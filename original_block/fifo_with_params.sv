==> flow/design.v <==
module fifo_with_params
  #(
    parameter FIFO_DEPTH = 8,
    parameter FIFO_WIDTH = 11,
    parameter NUM_LOOPS  = 3,
    parameter ADD_MODE   = 1
    )
   (
    input                         clk ,
    input                         rstn ,
    input                         push ,
    input [FIFO_WIDTH-1:0]        push_data ,
    input                         pop ,
    output reg [FIFO_WIDTH-1:0] pop_data ,
    output reg                  empty ,
    output reg                  full 
    );
   reg [FIFO_WIDTH-1:0]         pop_data_internal;
   reg [FIFO_WIDTH-1:0]         mem [FIFO_DEPTH-1:0];
   reg [$clog2(FIFO_DEPTH)-1:0]   wptr;
   reg [$clog2(FIFO_DEPTH)-1:0]   rptr;
   reg [$clog2(FIFO_DEPTH)-1:0]   level;
   always @(posedge clk or negedge rstn)
     if (!rstn)
       begin
	  wptr <= 0;
	  rptr <= 0;
       end
     else
       begin
	  if (push)
	    begin
	       mem[wptr] <= push_data;
	       wptr <= wptr + 1'b1;
            end
	  if (pop)
	    rptr <= rptr + 1'b1;
       end
   always_comb
     begin
        pop_data_internal = mem[rptr];
        empty       = (wptr == rptr);
        level       = (wptr >= rptr) ?
                      (wptr - rptr) : 
                      (wptr + FIFO_DEPTH - rptr);
        full        = (level == FIFO_DEPTH-1);
     end
   reg [FIFO_WIDTH-1:0] pipe_data [NUM_LOOPS-1:0] ;
   reg [NUM_LOOPS:1]                   pop_shift;
   always @(posedge clk or negedge rstn)
     if (!rstn)
       begin
          pop_shift <= 0;
          for (int i=0; i<NUM_LOOPS; i=i+1)
            pipe_data[i]                 <= 0;
       end
     else
       begin
          pop_shift <= {pop_shift, pop};
          for (int i=NUM_LOOPS-1; i>0; i=i-1)
            if (pop_shift[i])
              if (ADD_MODE==1)
                pipe_data[i] <= pipe_data[i-1] + 1;
              else
                pipe_data[i] <= pipe_data[i-1] - 1;
          if (pop)
            if (ADD_MODE==1)
              pipe_data[0] <= pop_data_internal + 1;
            else
              pipe_data[0] <= pop_data_internal - 1;
          else
            pipe_data[0] <= 0;
       end
   assign pop_data = pipe_data[NUM_LOOPS-1];
endmodule
From RTL to reports: fifo_with_params --
Tool output for the design above, in the order of the flow. Lines are those of the file above, counted from 1. Operators: Yosys type, input widths -> output width; for muxes data width and select width s. Not given: -
Inputs: design top fifo_with_params, clock clk, standard-cell library sky130hd, corner tt_025C_1v80

Elaborated design --
Counts by Yosys on the flattened word-level netlist (proc, flatten, opt, wreduce). Print and check cells are left out. Cells with the same type and inputs are merged into one.
Bit counts: flip-flop bits (word level) 129, latch bits 0, bits in writable memories 0, ROM bits 0, clocked read ports x word width 0, memories 0, input port bits 15, word-level cells 52
Operators by class: $add $sub $neg 8, multipliers 0, divide/modulo/power cells 0, magnitude comparators 1, equal/unequal tests 16, shift-type cells 0, mux-type cells 3, bitwise gates (word level) 0, reduce/logical cells 10
Operators by type and width (count):
- $pmux 11 s8 | 1
- $add 11x1->11 const B | 3
- $eq 3x3->1 const B | 9
- $reduce_and 3->1 | 8
- $eq 3x2->1 const B | 4
- $mux 11 | 1
- $add 3x1->3 const B | 3
- $eq 3x1->1 const B | 2
- $sub 3x3->3 | 2
- $logic_not 3->1 | 2
- $ge 3x3->1 | 1
- $eq 3x3->1 | 1
- $mux 3 | 1

Logic depth --
Depth = most cells in a row (Yosys ltp): at word level without a register or memory, in the mapped netlist without a sequential cell, where the memories' decode and read muxes count.
Logic depth: word-level depth 4, ABC_AREA 1, depth in mapped cells 18

After synthesis --
The flow's flattened synthesis, as Yosys stat reports it; memories are mapped. The netlist is that of the ABC_AREA named above (0 if unset); the other value can give another one. The area totals of this step are shown rounded.
Cells by type:
- sky130_fd_sc_hd__edfxtp_1 | count 88, area in all 2.64E+03 µm²
- sky130_fd_sc_hd__dfrtp_1 | count 41, area in all 1.03E+03 µm²
- sky130_fd_sc_hd__nand2_1 | count 142, area in all 533.011 µm²
- sky130_fd_sc_hd__nand3_1 | count 48, area in all 240.23 µm²
- sky130_fd_sc_hd__ha_1 | count 17, area in all 212.704 µm²
- sky130_fd_sc_hd__nor2_1 | count 56, area in all 210.202 µm²
- sky130_fd_sc_hd__inv_1 | count 38, area in all 142.637 µm²
- sky130_fd_sc_hd__o21ai_0 | count 25, area in all 125.12 µm²
- sky130_fd_sc_hd__nor2_4 | count 7, area in all 78.826 µm²
- sky130_fd_sc_hd__xor2_1 | count 9, area in all 78.826 µm²
- sky130_fd_sc_hd__buf_6 | count 5, area in all 56.304 µm²
- sky130_fd_sc_hd__a21oi_1 | count 11, area in all 55.053 µm²
- sky130_fd_sc_hd__nor3_1 | count 8, area in all 40.038 µm²
- sky130_fd_sc_hd__nor2_2 | count 6, area in all 37.536 µm²
- sky130_fd_sc_hd__nand2_2 | count 4, area in all 25.024 µm²
- sky130_fd_sc_hd__or2_2 | count 4, area in all 25.024 µm²
- sky130_fd_sc_hd__buf_2 | count 4, area in all 20.019 µm²
- sky130_fd_sc_hd__fa_1 | count 1, area in all 20.019 µm²
Other cell types: 19; their cells: 31.
Synthesis totals: cell count 545, mapped area 5810 µm², flip-flops 129, buffers 14

Timing after synthesis --
Path of least setup slack by OpenSTA after synthesis, without wires, with an ideal clock, recovery checks aside; 20% of the period is set as input and as output delay. Where synthesis merged equal registers, the netlist keeps one of their names.
Timing path after synthesis: path kind reg2out, start point register wptr[0], end point output full, clock period 5.5 ns, output delay 1.100 ns, arrival 1.528 ns, data required time 4.400 ns, slack 2.872 ns, delay of the path 1.528 ns, stages 7, synthesis period reached 2.628 ns
"delay of the path" = arrival - input delay + setup time. At an output port there is no setup time. "stages": output pins that drive a net of the path, with the launching flip-flop's if there is one; two outputs of one cell count as two. "synthesis period reached" = period - worst setup slack (recovery checks aside). The figure is calculated, with input and output delays left at 20% of the set period. Between the ends stands the longest chain of elaborated cells between them, by number of cells; it is not shown to be the way that was timed. Of several equally long chains one is given. A line is the first line of the expression or statement that the cell stems from. Yosys adds cells for indexed reads and writes and turns some case tables into memories.
On the way, after synthesis: path through sky130_fd_sc_hd__dfrtp_1 -> sky130_fd_sc_hd__inv_1 -> sky130_fd_sc_hd__ha_1 -> sky130_fd_sc_hd__inv_1 -> sky130_fd_sc_hd__fa_1 -> sky130_fd_sc_hd__xor2_1 -> sky130_fd_sc_hd__nor3b_1, length of the longest elaborated chain 4, elaborated cells on any way between the ends 6, source lines of those cells 4, those cells by class add/sub (3); compare (1); eq/ne (1); mux (1)
Ends and longest elaborated chain, after synthesis:
- start, declared | line 20 | reg [$clog2(FIFO_DEPTH)-1:0]   wptr;
- start, assigned | line 26 | wptr <= 0;
- start, assigned | line 34 | wptr <= wptr + 1'b1;
- $add 3x1->3 | line 45 | (wptr + FIFO_DEPTH - rptr);
- $sub 3x3->3 | line 45
- $mux 3 | line 43 | level       = (wptr >= rptr) ?
- $eq 3x3->1 | line 46 | full        = (level == FIFO_DEPTH-1);
- end, declared | line 16 | output reg                  full

Timing after layout --
From the final timing report of job 1: the path of least setup slack in the routed layout; clock arrival at registers is part of the times.
Timing path after layout: path kind reg2out, start point register wptr[0], end point output full, clock period 4.16 ns, output delay 0.83 ns, arrival 2.44 ns, data required time 3.33 ns, slack 0.89 ns, stages 8
Between the ends stands the longest chain of elaborated cells between them, by number of cells; it is not shown to be the way that was timed. Of several equally long chains one is given.
On the way, after layout: path through sky130_fd_sc_hd__dfrtp_1 -> sky130_fd_sc_hd__inv_1 -> sky130_fd_sc_hd__ha_1 -> sky130_fd_sc_hd__inv_1 -> sky130_fd_sc_hd__fa_1 -> sky130_fd_sc_hd__xor2_1 -> sky130_fd_sc_hd__nor3b_1 -> sky130_fd_sc_hd__clkdlybuf4s50_1, length of the longest elaborated chain 4, elaborated cells on any way between the ends 6, source lines of those cells 4, those cells by class add/sub (3); compare (1); eq/ne (1); mux (1)
Ends and longest elaborated chain, after layout:
- start, declared | line 20 | reg [$clog2(FIFO_DEPTH)-1:0]   wptr;
- start, assigned | line 26 | wptr <= 0;
- start, assigned | line 34 | wptr <= wptr + 1'b1;
- $add 3x1->3 | line 45 | (wptr + FIFO_DEPTH - rptr);
- $sub 3x3->3 | line 45
- $mux 3 | line 43 | level       = (wptr >= rptr) ?
- $eq 3x3->1 | line 46 | full        = (level == FIFO_DEPTH-1);
- end, declared | line 16 | output reg                  full

==> results <==
Stored flow runs of fifo_with_params (2 of them; Yosys, OpenROAD, sky130hd). They differ in their settings and are not a sequence. Constraints: input delay and output delay 20% of the set period each, output load 0.01 pF.
"clock period reached": clock period set for the run, less the worst setup slack. It is reckoned from that one timing run; input and output delays stay at 20% of the period that was set.
"critical setup path time" = time allowed to the worst setup path (clock period - input delay - output delay, where it has them) - its slack; a late launch clock adds to it, a late capture clock takes from it.
The results are shown rounded.

* Job 1 | settings: period_ns 4.16; CORE_UTILIZATION 38; SETUP_SLACK_MARGIN -0.33; PLACE_DENSITY 0.39; CORE_ASPECT_RATIO 1.51; ABC_AREA 1; CTS_CLUSTER_SIZE 53; CTS_CLUSTER_DIAMETER 156; CAP_MARGIN 5; MIN_ROUTING_LAYER met2; CORE_MARGIN 2; SLEW_MARGIN 20 | results: synthesis area 5,810 µm²; area inside the die boundary 16,300 µm²; utilization of the finished layout 0.461; worst slack on setup checks 0.890 ns; clock period reached 3.270 ns; critical setup path time 2.44 ns; critical path kind reg2out
* Job 2 | settings: period_ns 2.14; CORE_UTILIZATION 28; PLACE_DENSITY 0.93; CORE_ASPECT_RATIO 0.86; CELL_PAD_IN_SITES_GLOBAL_PLACEMENT 1; TNS_END_PERCENT 65; CAP_MARGIN 30; SLEW_MARGIN 30; CORE_MARGIN 2 | results: synthesis area 5,500 µm²; area inside the die boundary 20,800 µm²; utilization of the finished layout 0.385; worst slack on setup checks -0.963 ns; clock period reached 3.103 ns; critical setup path time 3.10 ns; critical path kind reg2reg
